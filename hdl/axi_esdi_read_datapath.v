==> flow/design.v <==
module axi_esdi_read_datapath #(
    parameter MAX_BYTES_PER_PACKET = 2048
) (
    input csr_aclk,
    input csr_aresetn,
    input parallel_aclk,
    input parallel_aresetn,
    input sector_aclk,
    input sector_aresetn,
    input csr_awvalid,
    output csr_awready,
    input [4:0] csr_awaddr,
    input [2:0] csr_awprot,
    input csr_wvalid,
    output csr_wready,
    input [31:0] csr_wdata,
    input [3:0] csr_wstrb,
    output reg csr_bvalid,
    input csr_bready,
    output reg [1:0] csr_bresp,
    input csr_arvalid,
    output csr_arready,
    input [4:0] csr_araddr,
    input [2:0] csr_arprot,
    output reg csr_rvalid,
    input csr_rready,
    output reg [31:0] csr_rdata,
    output reg [1:0] csr_rresp,
    input esdi_read_gate,
    input esdi_read_data,
    input esdi_read_clock,
    input gate_for_header,
    input gate_for_data,
    output reg parallel_tvalid,
    input parallel_tready,
    output reg [7:0] parallel_tdata,
    output reg parallel_tlast,
    output reg sector_tvalid,
    input sector_tready,
    output reg [7:0] sector_tdata
);
    reg write_addr_valid;
    reg write_data_valid;
    reg [4:0] write_addr;
    reg [31:0] write_data;
    assign csr_awready = !write_addr_valid;
    assign csr_wready = !write_data_valid;
    assign csr_arready = !csr_rvalid || csr_rready;
    reg [2:0] read_data_shift_reg;
    reg [2:0] read_clock_shift_reg;
    reg [31:0] control_register;
    reg [7:0] internal_clocks_per_bit;
    wire enable;
    wire decode_sectors;
    wire ignore_gate;
    wire use_internal_clock;
    assign enable = control_register[0];
    assign decode_sectors = control_register[1];
    assign ignore_gate = control_register[2];
    assign use_internal_clock = control_register[3];
    wire sample_pulse;
    reg [3:0] bit_count;
    reg internal_clock;
    reg [7:0] internal_clock_count;
    reg new_bit;
    reg new_bit_valid;
    reg [7:0] data_in;
    reg [15:0] byte_count;
    reg new_byte_valid;
    reg new_byte_is_last;
    reg [7:0] new_byte;
    reg pending_valid;
    reg pending_is_last;
    reg [7:0] pending_data;
    reg overflow;
    assign sample_pulse = (use_internal_clock) ? internal_clock : (!read_clock_shift_reg[0] && read_clock_shift_reg[1]);
    always @(posedge csr_aclk)
    begin
        if (!csr_aresetn)
        begin
            control_register <= {28'h0, 4'b0010};
            internal_clocks_per_bit <= 4;
            read_clock_shift_reg <= 3'b000;
            bit_count <= 0;
            internal_clock <= 0;
            internal_clock_count <= 0;
            byte_count <= 0;
            new_byte_valid <= 0;
            new_byte_is_last <= 0;
            pending_valid <= 0;
            pending_is_last <= 0;
            parallel_tvalid <= 0;
            sector_tvalid <= 0;
            overflow <= 0;
            write_addr_valid <= 0;
            write_data_valid <= 0;
            csr_bvalid <= 0;
            csr_rvalid <= 0;
        end
        else
        begin
            read_data_shift_reg <= {esdi_read_data, read_data_shift_reg[2:1]};
            read_clock_shift_reg <= {esdi_read_clock, read_clock_shift_reg[2:1]};
            if (parallel_tready)
                parallel_tvalid <= 0;
            if (sector_tready)
                sector_tvalid <= 0;
            internal_clock <= 0;
            new_bit_valid <= 0;
            new_byte_valid <= 0;
            if (enable)
            begin
                if (sample_pulse && (esdi_read_gate || ignore_gate))
                begin
                    new_bit_valid <= 1;
                    new_bit <= read_data_shift_reg[0];
                end
                if (internal_clock_count == internal_clocks_per_bit - 1)
                begin
                    internal_clock_count <= 0;
                    internal_clock <= 1;
                end
                else
                begin
                    internal_clock_count <= internal_clock_count + 1;
                end
                if (new_bit_valid)
                begin
                    data_in <= {data_in[6:0], new_bit};
                    if (bit_count == 7)
                    begin
                        bit_count <= 0;
                        new_byte_valid <= 1;
                        new_byte_is_last <= 0;
                        new_byte <= {data_in[6:0], new_bit};
                    end
                    else
                    begin
                        bit_count <= bit_count + 1;
                    end
                end
                if (pending_valid && (new_byte_valid || pending_is_last))
                begin
                    pending_valid <= 0;
                    parallel_tvalid <= 1;
                    parallel_tdata <= pending_data;
                    if (parallel_tvalid && !parallel_tready)
                        overflow <= 1; 
                    if ((byte_count == MAX_BYTES_PER_PACKET - 1) || pending_is_last)
                    begin
                        byte_count <= 0;
                        parallel_tlast <= 1;
                    end
                    else
                    begin
                        byte_count <= byte_count + 1;
                        parallel_tlast <= 0;
                    end
                end
                if (new_byte_valid)
                begin
                    pending_valid <= 1;
                    pending_data <= new_byte;
                    pending_is_last <= new_byte_is_last;
                end
                if (!esdi_read_gate && !ignore_gate && !new_bit_valid)
                begin
                    if (bit_count != 0)
                    begin
                        bit_count <= 0;
                        new_byte_valid <= 1;
                        new_byte_is_last <= 1;
                        new_byte <= data_in;
                    end
                    else
                    begin
                        pending_is_last <= 1;
                    end
                end
            end
            if (csr_bready)
                csr_bvalid <= 0;
            if (csr_rready)
                csr_rvalid <= 0;
            if (csr_awvalid && csr_awready)
            begin
                write_addr_valid <= 1;
                write_addr <= csr_awaddr;
            end
            if (csr_wvalid && csr_wready)
            begin
                write_data_valid <= 1;
                write_data <= csr_wdata;
            end
            if (write_addr_valid && write_data_valid && (!csr_bvalid || csr_bready))
            begin
                write_addr_valid <= 0;
                write_data_valid <= 0;
                case (write_addr[4:2])
                    0 : control_register <= write_data;
                    1 : internal_clocks_per_bit <= write_data[7:0];
                    2 : overflow <= write_data[0];
                endcase
                csr_bvalid <= 1;
                csr_bresp <= 2'b00;
            end
            if (csr_arvalid && (!csr_rvalid || csr_rready))
            begin
                case (csr_araddr[4:2])
                    0 : csr_rdata <= control_register;
                    1 : csr_rdata <= {24'h0, internal_clocks_per_bit};
                    2 : csr_rdata <= {31'h0, overflow};
                endcase
                csr_rvalid <= 1;
                csr_rresp <= 2'b00;
            end
        end
    end
endmodule
Step by step through the tools: axi_esdi_read_datapath
Tool output for the design above, in the order of the flow. Lines are those of the file above, counted from 1. Operators carry their Yosys type and port widths (W data, S select, Z words). Cell names lack the library's common part. A cell with n/a has no value.

Top: axi_esdi_read_datapath. Clock: csr_aclk. Standard-cell library: sky130hd. Library corner: tt_025C_1v80.

Word level
Yosys after proc, flatten, opt, wreduce and memory -nomap, before mapping. Memory bits, and registers merged into a memory's read port (data or address), are not among the register bits. Print and check cells are not counted. Equal cells are merged and count once.

For bits in registers the number is 189. For input bits the number is 70. The figure for output and inout bits is 60. The figure for elaborated cells is 125.

$add $sub $neg: 4. For equality and inequality tests the number is 7. Mux-type cells: 40. For bitwise gates (word level) the number is 1. The entry for reduce/logical cells reads 45.

Operators with widths (number): $pmux W32 S3 (1); $mux W8 (5); $eq A8 B32 Y1 (1); $mux W1 (29); $add A16 B1 Y16 const B (1); $eq A16 B11 Y1 const B (1); $mux W16 (1); $mux W4 (4); $reduce_and A3 Y1 (5); $reduce_and A2 Y1 (7); $logic_and A1 B1 Y1 (11); $logic_not A1 Y1 (9); $sub A8 B1 Y9 const B (1); $add A8 B1 Y8 const B (1); $reduce_bool A2 Y1 (3); $eq A3 B1 Y1 const B (2); $eq A3 B2 Y1 const B (2); $logic_not A3 Y1 (2); $logic_or A1 B1 Y1 (5); $add A4 B1 Y4 const B (1); $eq A4 B3 Y1 const B (1); $reduce_bool A4 Y1 (1); $reduce_bool A3 Y1 (1); $reduce_or A2 Y1 (1); $not A1 Y1 (1).

Depth
Depth = most cells in a row (Yosys ltp): at word level without a register or memory, in the mapped netlist without a sequential cell, where the memories' decode and read muxes count.

For word-level depth the number is 7. Under ABC_AREA stands 1. The figure for depth in mapped cells is 13.

After synthesis
Source: synth_stat.txt of the flow (Yosys; design flattened, memories mapped). It holds for the ABC_AREA given above (unset counts as 0); a run with the other value may have another netlist.

Cells in the netlist: 737. The entry for synthesis area reads 7418.4 µm². Sequential part of the area: 4794.6 µm². The figure for mapped flip-flops is 187.

Cells by type: edfxtp_1 (number 105, total area 3.15E+03 µm²); dfxtp_1 (number 82, total area 1.64E+03 µm²); inv_1 (number 101, total area 379.114 µm²); nand2_1 (number 98, total area 367.853 µm²); nor2_1 (number 88, total area 330.317 µm²); a21oi_1 (number 58, total area 290.278 µm²); o21ai_0 (number 54, total area 270.259 µm²); nand3_1 (number 32, total area 160.154 µm²); xor2_1 (number 15, total area 131.376 µm²); buf_4 (number 13, total area 97.594 µm²); nand4_1 (number 11, total area 68.816 µm²); a211oi_1 (number 9, total area 67.565 µm²); clkbuf_1 (number 18, total area 67.565 µm²); ha_1 (number 5, total area 62.56 µm²); nor3_1 (number 9, total area 45.043 µm²); nand3b_1 (number 4, total area 30.029 µm²); xnor2_1 (number 3, total area 26.275 µm²); nor2_2 (number 4, total area 25.024 µm²).

Other cell types: 19; their cells: 28.

Timing after synthesis
Source: OpenSTA report_checks on the synthesized netlist (no wires, ideal clock, input and output delay 20% of the period each), path of least setup slack; recovery checks are left aside. Register names are those of the netlist, which keeps one name where synthesis merged equal registers.

Path kind: input -> register. From: input port csr_aresetn. To: register csr_rdata[0]. For period the number is 3.99 ns. The figure for library setup time is 0.594 ns. The figure for arrival time is 6.193 ns. The figure for path slack is -2.798 ns. The entry for delay of the path reads 5.989 ns. The figure for stages on the path is 3. The entry for path buffers reads 1. Under synthesis period reached stands 6.788 ns.

"delay of the path" is the arrival time less input delay plus setup time. "stages on the path" counts driving pins, that of a launching flip-flop among them; a cell with two outputs on the path counts twice. "synthesis period reached" = period - worst setup slack (recovery checks aside). The figure is calculated, with input and output delays left at 20% of the set period. The rows between start and end are the longest chain of elaborated cells between them; the timing report does not say that the signal goes this way. Where chains are equally long, one stands for them. Each line given opens the expression or statement behind the cell; cells for indexed reads and writes are added by Yosys, which also makes memories of some case tables. At most two assigning lines are given for a register; there are more.

Cell sequence: clkbuf_1 -> nand2_1 -> a2111oi_0. The figure for cells in the longest elaborated chain is 1. The figure for elaborated cells between the ends (all ways) is 1.

Ends and longest elaborated chain, after synthesis: start: declaration (RTL line 5) `input csr_aresetn,`; $reduce_and A3 Y1; end: assignment (RTL line 210) `0 : csr_rdata <= control_register;`; end: assignment (RTL line 211) `1 : csr_rdata <= {24'h0, internal_clocks_per_bit};`; end: declaration (RTL line 27) `output reg [31:0] csr_rdata,`.

Path in the finished layout
Path of least setup slack in the final report of run 1 (OpenROAD, finished layout, wires in). Where an end is a register, its clock arrival counts in the times.

Path kind: input -> output. From: input port csr_rready. To: output port csr_arready. For period the number is 3.71 ns. For output delay the number is 0.74 ns. The figure for arrival time is 1.94 ns. The figure for path slack is 1.03 ns. The figure for stages on the path is 4. The entry for path buffers reads 2.

The rows between start and end are the longest chain of elaborated cells between them; the timing report does not say that the signal goes this way. Where chains are equally long, one stands for them.

Cell sequence: clkdlybuf4s50_1 -> nor2_1 -> inv_1 -> clkdlybuf4s50_1. The figure for cells in the longest elaborated chain is 1. The figure for elaborated cells between the ends (all ways) is 1.

Ends and longest elaborated chain, after layout: start: declaration (RTL line 26) `input csr_rready,`; $logic_or A1 B1 Y1 (RTL line 48) `assign csr_arready = !csr_rvalid || csr_rready;`; end: declaration (RTL line 22) `output csr_arready,`.

# Flow runs of axi_esdi_read_datapath

Stored flow runs of axi_esdi_read_datapath (2 of them; Yosys, OpenROAD, sky130hd). They differ in their settings and are not a sequence. Constraints: input delay and output delay 20% of the set period each, output load 0.01 pF. "reached clock period" is the run's clock period less its worst setup slack. It is reckoned from that one timing run; input and output delays stay at 20% of the period that was set. "power consumption" rests on the timing tool's default activity at the inputs, not on a simulated workload.

Files of run 1:
==> flow/run.sh <==
#!/bin/bash
# the make line also repeats the synthesis and layout settings of config.mk as NAME=value (left out here)
make -C /OpenROAD-flow-scripts/flow DESIGN_CONFIG=/design/flow/config.mk WORK_HOME=/design/flow/orfs CLKGATE_MAP_FILE= finish
==> flow/config.mk <==
export PLATFORM = sky130hd
export DESIGN_NAME = axi_esdi_read_datapath
export DESIGN_NICKNAME = axi_esdi_read_datapath
export VERILOG_FILES = /design/flow/design.v
export SDC_FILE = /design/flow/constraint.sdc
export NUM_CORES = 4
export LEC_CHECK = 0
export ABC_AREA = 1
export CAP_MARGIN = 15
export CORE_ASPECT_RATIO = 0.72
export CORE_MARGIN = 2
export CORE_UTILIZATION = 29
export CTS_CLUSTER_DIAMETER = 330
export CTS_CLUSTER_SIZE = 23
export SETUP_SLACK_MARGIN = 0.88
export SLEW_MARGIN = 0
export TNS_END_PERCENT = 85
==> flow/constraint.sdc <==
create_clock -name core_clock -period 3.71 [get_ports {csr_aclk}]
set_input_delay 0.7420 -clock core_clock [delete_from_list [all_inputs] [get_ports {csr_aclk}]]
set_output_delay 0.7420 -clock core_clock [all_outputs]
set_load 0.01 [all_outputs]

Results of run 1. The measured synthesis area is 7418.4 µm². The overall die area comes to 26893.7 µm². The post-layout utilization is 0.372. The setup slack of the worst path is 1.029 ns. The power consumption stands at 4209 µW. The reached clock period reads 2.681 ns.

Files of run 2:
==> flow/run.sh <==
#!/bin/bash
# the make line also repeats the synthesis and layout settings of config.mk as NAME=value (left out here)
make -C /OpenROAD-flow-scripts/flow DESIGN_CONFIG=/design/flow/config.mk WORK_HOME=/design/flow/orfs CLKGATE_MAP_FILE= finish
==> flow/config.mk <==
export PLATFORM = sky130hd
export DESIGN_NAME = axi_esdi_read_datapath
export DESIGN_NICKNAME = axi_esdi_read_datapath
export VERILOG_FILES = /design/flow/design.v
export SDC_FILE = /design/flow/constraint.sdc
export NUM_CORES = 4
export LEC_CHECK = 0
export ABC_AREA = 0
export CAP_MARGIN = 20
export CELL_PAD_IN_SITES_GLOBAL_PLACEMENT = 2
export CORE_MARGIN = 6
export CORE_UTILIZATION = 21
export GPL_ROUTABILITY_DRIVEN = 0
export MAX_ROUTING_LAYER = met5
export PLACE_DENSITY_LB_ADDON = 0.21
export SLEW_MARGIN = 20
export TNS_END_PERCENT = 55
==> flow/constraint.sdc <==
create_clock -name core_clock -period 3.62 [get_ports {csr_aclk}]
set_input_delay 0.7240 -clock core_clock [delete_from_list [all_inputs] [get_ports {csr_aclk}]]
set_output_delay 0.7240 -clock core_clock [all_outputs]
set_load 0.01 [all_outputs]

Results of run 2. The measured synthesis area is 7378.3 µm². The overall die area comes to 39778.3 µm². The post-layout utilization is 0.273. The setup slack of the worst path is 1.038 ns. The power consumption stands at 4305 µW. The reached clock period reads 2.582 ns.
