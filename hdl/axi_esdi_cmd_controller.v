==> flow/design.v <==
module axi_esdi_cmd_controller #(
    parameter DATA_SETUP = 6,  
    parameter ACK_TO_NREQ = 6,  
    parameter BIT_TIMEOUT = 10_000_00  
) (
    input csr_aclk,
    input csr_aresetn,
    input csr_awvalid,
    output csr_awready,
    input [4:0] csr_awaddr,
    input [2:0] csr_awprot,
    input csr_wvalid,
    output csr_wready,
    input [31:0] csr_wdata,
    input [3:0] csr_wstrb,
    output reg csr_bvalid,
    input csr_bready,
    output reg [1:0] csr_bresp,
    input csr_arvalid,
    output csr_arready,
    input [4:0] csr_araddr,
    input [2:0] csr_arprot,
    output reg csr_rvalid,
    input csr_rready,
    output reg [31:0] csr_rdata,
    output reg [1:0] csr_rresp,
    output reg esdi_transfer_req,
    output reg esdi_command_data,
    input esdi_transfer_ack,
    input esdi_confstat_data,
    input esdi_command_complete,
    input esdi_attention,
    input esdi_ready,
    input esdi_drive_selected,
    output reg [2:0] esdi_drive_select,
    output reg [3:0] esdi_head_select
);
    reg write_addr_valid;
    reg write_data_valid;
    reg [4:0] write_addr;
    reg [31:0] write_data;
    assign csr_awready = !write_addr_valid;
    assign csr_wready = !write_data_valid;
    assign csr_arready = !csr_rvalid || csr_rready;
    reg [31:0] control_register;
    reg buffered_data_out_valid;
    reg [31:0] buffered_data_out;
    reg buffered_data_in_valid;
    reg [31:0] buffered_data_in;
    reg [2:0] state;
    reg reading;
    reg [5:0] bit_count;
    reg [31:0] cycle_count;
    reg [16:0] data_out;     
    reg is_query;            
    reg [16:0] data_in;
    reg [2:0] esdi_transfer_ack_shift;
    reg [2:0] esdi_confstat_data_shift;
    reg [2:0] esdi_command_complete_shift;
    reg [2:0] esdi_attention_shift;
    reg [2:0] esdi_ready_shift;
    reg [2:0] esdi_drive_selected_shift;
    always @(posedge csr_aclk)
    begin
        if (!csr_aresetn)
        begin
            esdi_transfer_req <= 1;
            esdi_command_data <= 1;
            state <= 0;
            buffered_data_out_valid <= 0;
            buffered_data_in_valid <= 0;
            write_addr_valid <= 0;
            write_data_valid <= 0;
            csr_bvalid <= 0;
            csr_rvalid <= 0;
        end
        else
        begin
            cycle_count <= cycle_count + 1;
            esdi_transfer_ack_shift <= {esdi_transfer_ack, esdi_transfer_ack_shift[2:1]};
            esdi_confstat_data_shift <= {esdi_confstat_data, esdi_confstat_data_shift[2:1]};
            esdi_command_complete_shift <= {esdi_command_complete, esdi_command_complete_shift[2:1]};
            esdi_attention_shift <= {esdi_attention, esdi_attention_shift[2:1]};
            esdi_ready_shift <= {esdi_ready, esdi_ready_shift[2:1]};
            esdi_drive_selected_shift <= {esdi_drive_selected, esdi_drive_selected_shift[2:1]};
            if (state == 0)
            begin
                if (buffered_data_out_valid)
                begin
                    buffered_data_out_valid <= 0;
                    data_out <= {buffered_data_out[15:0], ~^buffered_data_out[15:0]};
                    is_query <= buffered_data_out[16];
                    state <= 1;
                    reading <= 0;
                    bit_count <= 0;
                    cycle_count <= 0;
                end
                esdi_transfer_req <= 1;
                esdi_command_data <= 1;
            end
            else if (state == 1)
            begin
                if (cycle_count == 0)
                begin
                    if (!reading)
                    begin
                        esdi_command_data <= !data_out[16];
                        data_out <= data_out << 1;
                    end
                    bit_count <= bit_count + 1;
                end
                else if (cycle_count == DATA_SETUP)
                begin
                    esdi_transfer_req <= 0;
                    state <= 2;
                    cycle_count <= 0;
                end
            end
            else if (state == 2)
            begin
                if (!esdi_transfer_ack_shift[0])
                begin
                    state <= 3;
                    cycle_count <= 0;
                    if (reading)
                    begin
                        data_in <= {data_in[15:0], !esdi_confstat_data_shift[0]};
                    end
                end
                else if (cycle_count == BIT_TIMEOUT)
                begin
                    state <= 0;
                    if (is_query)
                    begin
                        buffered_data_in_valid <= 1;
                        buffered_data_in <= {15'h1, 17'h0};
                    end
                end
            end
            else if (state == 3)
            begin
                if (cycle_count == ACK_TO_NREQ)
                begin
                    esdi_transfer_req <= 1;
                    state <= 4;
                    cycle_count <= 0;
                end
            end
            else if (state == 4)
            begin
                if (esdi_transfer_ack_shift[0])
                begin
                    if (bit_count == 17)
                    begin
                        if (is_query)
                        begin
                            if (!reading)
                            begin
                                state <= 1;
                                reading <= 1;
                                bit_count <= 0;
                                cycle_count <= 0;
                            end
                            else
                            begin
                                state <= 0;
                                buffered_data_in_valid <= 1;
                                buffered_data_in <= {15'h0, (~^data_in[16:1] != data_in[0]), data_in[16:1]};
                            end
                        end
                        else
                        begin
                            state <= 0;
                        end
                    end
                    else
                    begin
                        state <= 1;
                        cycle_count <= 0;
                    end
                end
                else if (cycle_count == BIT_TIMEOUT)
                begin
                    state <= 0;
                    if (is_query)
                    begin
                        buffered_data_in_valid <= 1;
                        buffered_data_in <= {15'h1, 17'h0};
                    end
                end
            end
            if (csr_bready)
                csr_bvalid <= 0;
            if (csr_rready)
                csr_rvalid <= 0;
            if (csr_awvalid && csr_awready)
            begin
                write_addr_valid <= 1;
                write_addr <= csr_awaddr;
            end
            if (csr_wvalid && csr_wready)
            begin
                write_data_valid <= 1;
                write_data <= csr_wdata;
            end
            if (write_addr_valid && write_data_valid && (!csr_bvalid || csr_bready))
            begin
                write_addr_valid <= 0;
                write_data_valid <= 0;
                case (write_addr[4:2])
                    0 : control_register <= write_data;
                    1 : begin
                        buffered_data_out_valid <= 1;
                        buffered_data_out <= write_data;
                    end
                    2 : esdi_drive_select <= write_data[2:0];
                    3 : esdi_head_select <= write_data[3:0];
                endcase
                csr_bvalid <= 1;
                csr_bresp <= 2'b00;
            end
            if (csr_arvalid && (!csr_rvalid || csr_rready))
            begin
                case (csr_araddr[4:2])
                    0 : csr_rdata <= {30'h0, buffered_data_in_valid, buffered_data_out_valid};
                    1 : begin
                        csr_rdata <= buffered_data_in;
                        buffered_data_in_valid <= 0;
                    end
                    2 : csr_rdata <= {29'h0, esdi_drive_select};
                    3 : csr_rdata <= {28'h0, esdi_head_select};
                    4 : csr_rdata <= {28'h0, esdi_drive_selected_shift[0], esdi_command_complete_shift[0], esdi_attention_shift[0], esdi_ready_shift[0]};
                endcase
                csr_rvalid <= 1;
                csr_rresp <= 2'b00;
            end
        end
    end
endmodule
== From RTL to reports: axi_esdi_cmd_controller ==
The steps from the RTL of axi_esdi_cmd_controller to its reports follow in flow order.
Lines are those of the file above, counted from 1.
The mark - stands for no value.

* Top module: axi_esdi_cmd_controller
* Clock port: csr_aclk
* Standard-cell library: sky130hd
* Timing corner: tt_025C_1v80

== After elaboration ==
Yosys after proc, flatten, opt, wreduce and memory -nomap, before mapping. Memory bits, and registers merged into a memory's read port (data or address), are not among the register bits. Print and check cells are not counted. Equal cells are merged and count once.

* Bits of input ports: 65
* Memory bits (read-only): 0
* Memory cells: 0
* Elaborated cells: 211
* Output and inout bits: 50
* Register bits after elaboration: 213
* RAM bits: 0
* Bits in latches: 0
* Word width x clocked read ports: 0

* Multipliers: 0
* Add/sub/neg operators: 2
* Shift operators: 0
* Multiplexer cells: 91
* Bitwise gates (word level): 5
* Divide/modulo/power cells: 0
* Equal/unequal tests: 34
* Order comparisons: 0
* Reduce/logical cells: 51

{| class="wikitable"
|+ Operator list
! operator !! count
|-
| 32-bit 2-to-1 mux || 23
|-
| 32-bit parallel mux with 5-bit select || 1
|-
| 17-bit 2-to-1 mux || 5
|-
| 6-bit 2-to-1 mux || 11
|-
| 1-bit 2-to-1 mux || 39
|-
| 3-bit 2-to-1 mux || 12
|-
| 16-bit XNOR reduction || 2
|-
| 32-bit by 1-bit adder with 32-bit output with constant B || 1
|-
| 32-bit by 20-bit == test with 1-bit output with constant B || 1
|-
| 32-bit by 3-bit == test with 1-bit output with constant B || 1
|-
| 32-bit zero test || 1
|-
| 2-bit nonzero test || 10
|-
| 3-bit by 2-bit == test with 1-bit output with constant B || 6
|-
| 3-bit AND reduction || 6
|-
| 9-bit AND reduction || 2
|-
| 2-bit inequality test with constant B || 8
|-
| 3-bit by 2-bit inequality test with 1-bit output with constant B || 4
|-
| 3-bit nonzero test || 4
|-
| 10-bit AND reduction || 1
|-
| 5-bit AND reduction || 2
|-
| 5-bit nonzero test || 2
|-
| 3-bit by 1-bit == test with 1-bit output with constant B || 3
|-
| 3-bit inequality test with constant B || 3
|-
| 1-bit zero test || 6
|-
| 3-bit by 1-bit inequality test with 1-bit output with constant B || 2
|-
| 3-bit == test with constant B || 2
|-
| 3-bit zero test || 2
|-
| 6-bit by 1-bit adder with 6-bit output with constant B || 1
|}

Not listed: further kinds 11, cells in them 22.

== Depth ==
Longest topological path by Yosys (ltp), each cell counted once; first at word level (registers and memories cut), then after technology mapping (sequential cells cut; the memories' decode and read muxes count).

* Depth in word-level cells: 11
* ABC_AREA: 1
* Mapped depth: 11
* Depth with buffers taken out: 11

== After synthesis ==
The flow's flattened synthesis, as Yosys stat reports it; memories are mapped. The netlist is that of the ABC_AREA named above (0 if unset); the other value can give another one.
Totals and module areas in this step are rounded.

{| class="wikitable"
|+ Cell types
! cell type !! count !! total area (um2)
|-
| sky130_fd_sc_hd__edfxtp_1 || 200 || 6005.76
|-
| sky130_fd_sc_hd__nand2_1 || 235 || 882.096
|-
| sky130_fd_sc_hd__inv_1 || 162 || 608.083
|-
| sky130_fd_sc_hd__nor2_1 || 104 || 390.374
|-
| sky130_fd_sc_hd__nand3_1 || 61 || 305.293
|-
| sky130_fd_sc_hd__xor2_1 || 32 || 280.269
|-
| sky130_fd_sc_hd__dfxtp_1 || 13 || 260.25
|-
| sky130_fd_sc_hd__xnor2_1 || 27 || 236.477
|-
| sky130_fd_sc_hd__nor3_1 || 19 || 95.091
|-
| sky130_fd_sc_hd__nand4_1 || 11 || 68.816
|-
| sky130_fd_sc_hd__a21oi_1 || 13 || 65.062
|-
| sky130_fd_sc_hd__ha_1 || 5 || 62.56
|-
| sky130_fd_sc_hd__o21ai_0 || 11 || 55.053
|-
| sky130_fd_sc_hd__nand2_2 || 6 || 37.536
|-
| sky130_fd_sc_hd__o211ai_1 || 5 || 37.536
|-
| sky130_fd_sc_hd__buf_6 || 3 || 33.782
|-
| sky130_fd_sc_hd__clkbuf_1 || 9 || 33.782
|-
| sky130_fd_sc_hd__buf_4 || 4 || 30.029
|}

Other cell types: 21; their cells: 37.

* Standard cells after synthesis: 957
* Flip-flop cells: 213
* Buffers: 23
* Area of sequential cells: 6266 um2
* Synthesis area: 9727 um2

== Path before layout ==
OpenSTA on the mapped netlist: ideal clock, no wires. The path of least setup slack (recovery checks aside). Input and output delay are each 20% of the period. Register names are those of the netlist, which keeps one name where synthesis merged equal registers.

* Path type: reg2reg
* Start: register bit_count[1]
* End: register buffered_data_in[0]
* Delay of the path: 4.026 ns
* Clock period: 3.92 ns
* Path slack: -0.106 ns
* Data arrival time: 3.552 ns
* Stages on the path: 7
* Time at the first pin: 0.000 ns
* Data required time: 3.446 ns
* Path buffers: 0
* Library setup time: 0.474 ns
* Period reached after synthesis: 4.026 ns

"delay of the path" = arrival - input delay + setup time.
"stages on the path" counts driving pins, that of a launching flip-flop among them; a cell with two outputs on the path counts twice.
"period reached after synthesis" is the clock period less the worst setup slack; recovery checks do not enter. This is arithmetic on one report: input and output delays are still those of the set period (20% each).
The rows between start and end are the longest chain of elaborated cells between them; the timing report does not say that the signal goes this way. Where chains are equally long, one stands for them.
Each line given opens the expression or statement behind the cell; cells for indexed reads and writes are added by Yosys, which also makes memories of some case tables.
A register here has more assigning lines than the two given.
The path ends at the enable pin of a flip-flop; only ways to that pin are counted.

* Cells stage by stage: sky130_fd_sc_hd__edfxtp_1 sky130_fd_sc_hd__inv_1 sky130_fd_sc_hd__ha_1 sky130_fd_sc_hd__nand3_1 sky130_fd_sc_hd__nor3_1 sky130_fd_sc_hd__nand3_1 sky130_fd_sc_hd__a221oi_1
* Cells in the longest elaborated chain: 3
* Elaborated cells between the ends (all ways): 3
* Source lines of those cells: 1
* Those cells by class: eq/ne (2); reduce/logical (1)

{| class="wikitable"
|+ RTL lines, path post-synthesis
! item !! line !! RTL
|-
| start: declaration || 52 || <nowiki>reg [5:0] bit_count;</nowiki>
|-
| start: assignment || 95 || <nowiki>bit_count <= 0;</nowiki>
|-
| start: assignment || 110 || <nowiki>bit_count <= bit_count + 1;</nowiki>
|-
| 6-bit by 5-bit == test with 1-bit output || 153 || <nowiki>if (bit_count == 17)</nowiki>
|-
| 3-bit by 1-bit inequality test with 1-bit output || - ||
|-
| 9-bit AND reduction || - ||
|-
| end: assignment || 136 || <nowiki>buffered_data_in <= {15'h1, 17'h0};</nowiki>
|-
| end: assignment || 168 || <nowiki>buffered_data_in <= {15'h0, (~^data_in[16:1] != data_in[0]), data_in[16:1]};</nowiki>
|-
| end: declaration || 49 || <nowiki>reg [31:0] buffered_data_in;</nowiki>
|}

== Path in the finished layout ==
From the final timing report of run 2: the path of least setup slack in the routed layout; clock arrival at registers is part of the times.

* Path type: in2out
* Start: input csr_rready
* End: output csr_arready
* Clock period: 4.34 ns
* External input delay: 0.87 ns
* External output delay: 0.87 ns
* Path slack: 1.30 ns
* Data required time: 3.47 ns
* Stages on the path: 4
* Data arrival time: 2.17 ns
* Path buffers: 2
* Time at the first pin: 0.87 ns

The rows between start and end are the longest chain of elaborated cells between them; the timing report does not say that the signal goes this way. Where chains are equally long, one stands for them.

* Cells stage by stage: sky130_fd_sc_hd__clkdlybuf4s50_1 sky130_fd_sc_hd__inv_1 sky130_fd_sc_hd__nand2_1 sky130_fd_sc_hd__clkdlybuf4s50_1
* Cells in the longest elaborated chain: 1
* Elaborated cells between the ends (all ways): 1
* Those cells by class: reduce/logical (1)

{| class="wikitable"
|+ RTL lines, path post-layout
! item !! line !! RTL
|-
| start: declaration || 24 || <nowiki>input csr_rready,</nowiki>
|-
| 1-bit logical OR || 44 || <nowiki>assign csr_arready = !csr_rvalid || csr_rready;</nowiki>
|-
| end: declaration || 20 || <nowiki>output csr_arready,</nowiki>
|}

Wiki page: axi_esdi_cmd_controller / flow data

Below are 2 stored runs of the flow (Yosys, OpenROAD; platform sky130hd) on axi_esdi_cmd_controller, each with its settings and what was measured, unordered. Constraints: input delay and output delay 20% of the set period each, output load 0.01 pF.
"achieved clock period" is the run's clock period less its worst setup slack. It is reckoned from that one timing run; input and output delays stay at 20% of the period that was set.
"time on the worst setup path": the worst setup path's part of the clock period (all of it between registers, 20% less for each end at a port) less its slack. A launch clock that arrives late makes it longer, a capture clock that arrives late makes it shorter.
"total power of the final layout": no workload was simulated; the value follows from the tool's default switching activity.
Measured values are rounded.

=== Run 1 ===
{| class="wikitable"
! Setting !! Value
|-
| period_ns || 7.02
|-
| CORE_UTILIZATION || 65
|-
| SETUP_SLACK_MARGIN || -0.29
|-
| PLACE_DENSITY || 0.52
|-
| CORE_ASPECT_RATIO || 0.81
|-
| CELL_PAD_IN_SITES_DETAIL_PLACEMENT || 2
|-
| TNS_END_PERCENT || 45
|-
| CTS_CLUSTER_SIZE || 21
|-
| CTS_CLUSTER_DIAMETER || 387
|-
| MIN_ROUTING_LAYER || met1
|-
| CAP_MARGIN || 20
|-
| CORE_MARGIN || 2
|-
| SLEW_MARGIN || 20
|}
Did not finish, placement stopped with DPL-0033.

=== Run 2 ===
{| class="wikitable"
! Setting !! Value
|-
| period_ns || 4.34
|-
| CORE_UTILIZATION || 36
|-
| SETUP_SLACK_MARGIN || 1.02
|-
| PLACE_DENSITY || 0.7
|-
| TNS_END_PERCENT || 35
|-
| ABC_AREA || 1
|-
| CTS_CLUSTER_SIZE || 24
|-
| MIN_ROUTING_LAYER || met2
|-
| CAP_MARGIN || 20
|-
| CORE_MARGIN || 2
|-
| SLEW_MARGIN || 20
|-
! Result !! Value
|-
| Time on the worst setup path || 1.30 ns
|-
| Critical path kind || in2out
|-
| Standard-cell area of the final layout || 11690 um2
|-
| Achieved clock period || 3.037 ns
|-
| Total die area || 28350 um2
|-
| Post-layout utilization || 0.437
|-
| Worst hold slack in the final report || 0.416 ns
|-
| Setup slack of the worst path || 1.303 ns
|-
| Total power of the final layout || 0.004532 W
|-
| Synthesized cell area || 9727 um2
|-
| Setup total negative slack || 0.000 ns
|}
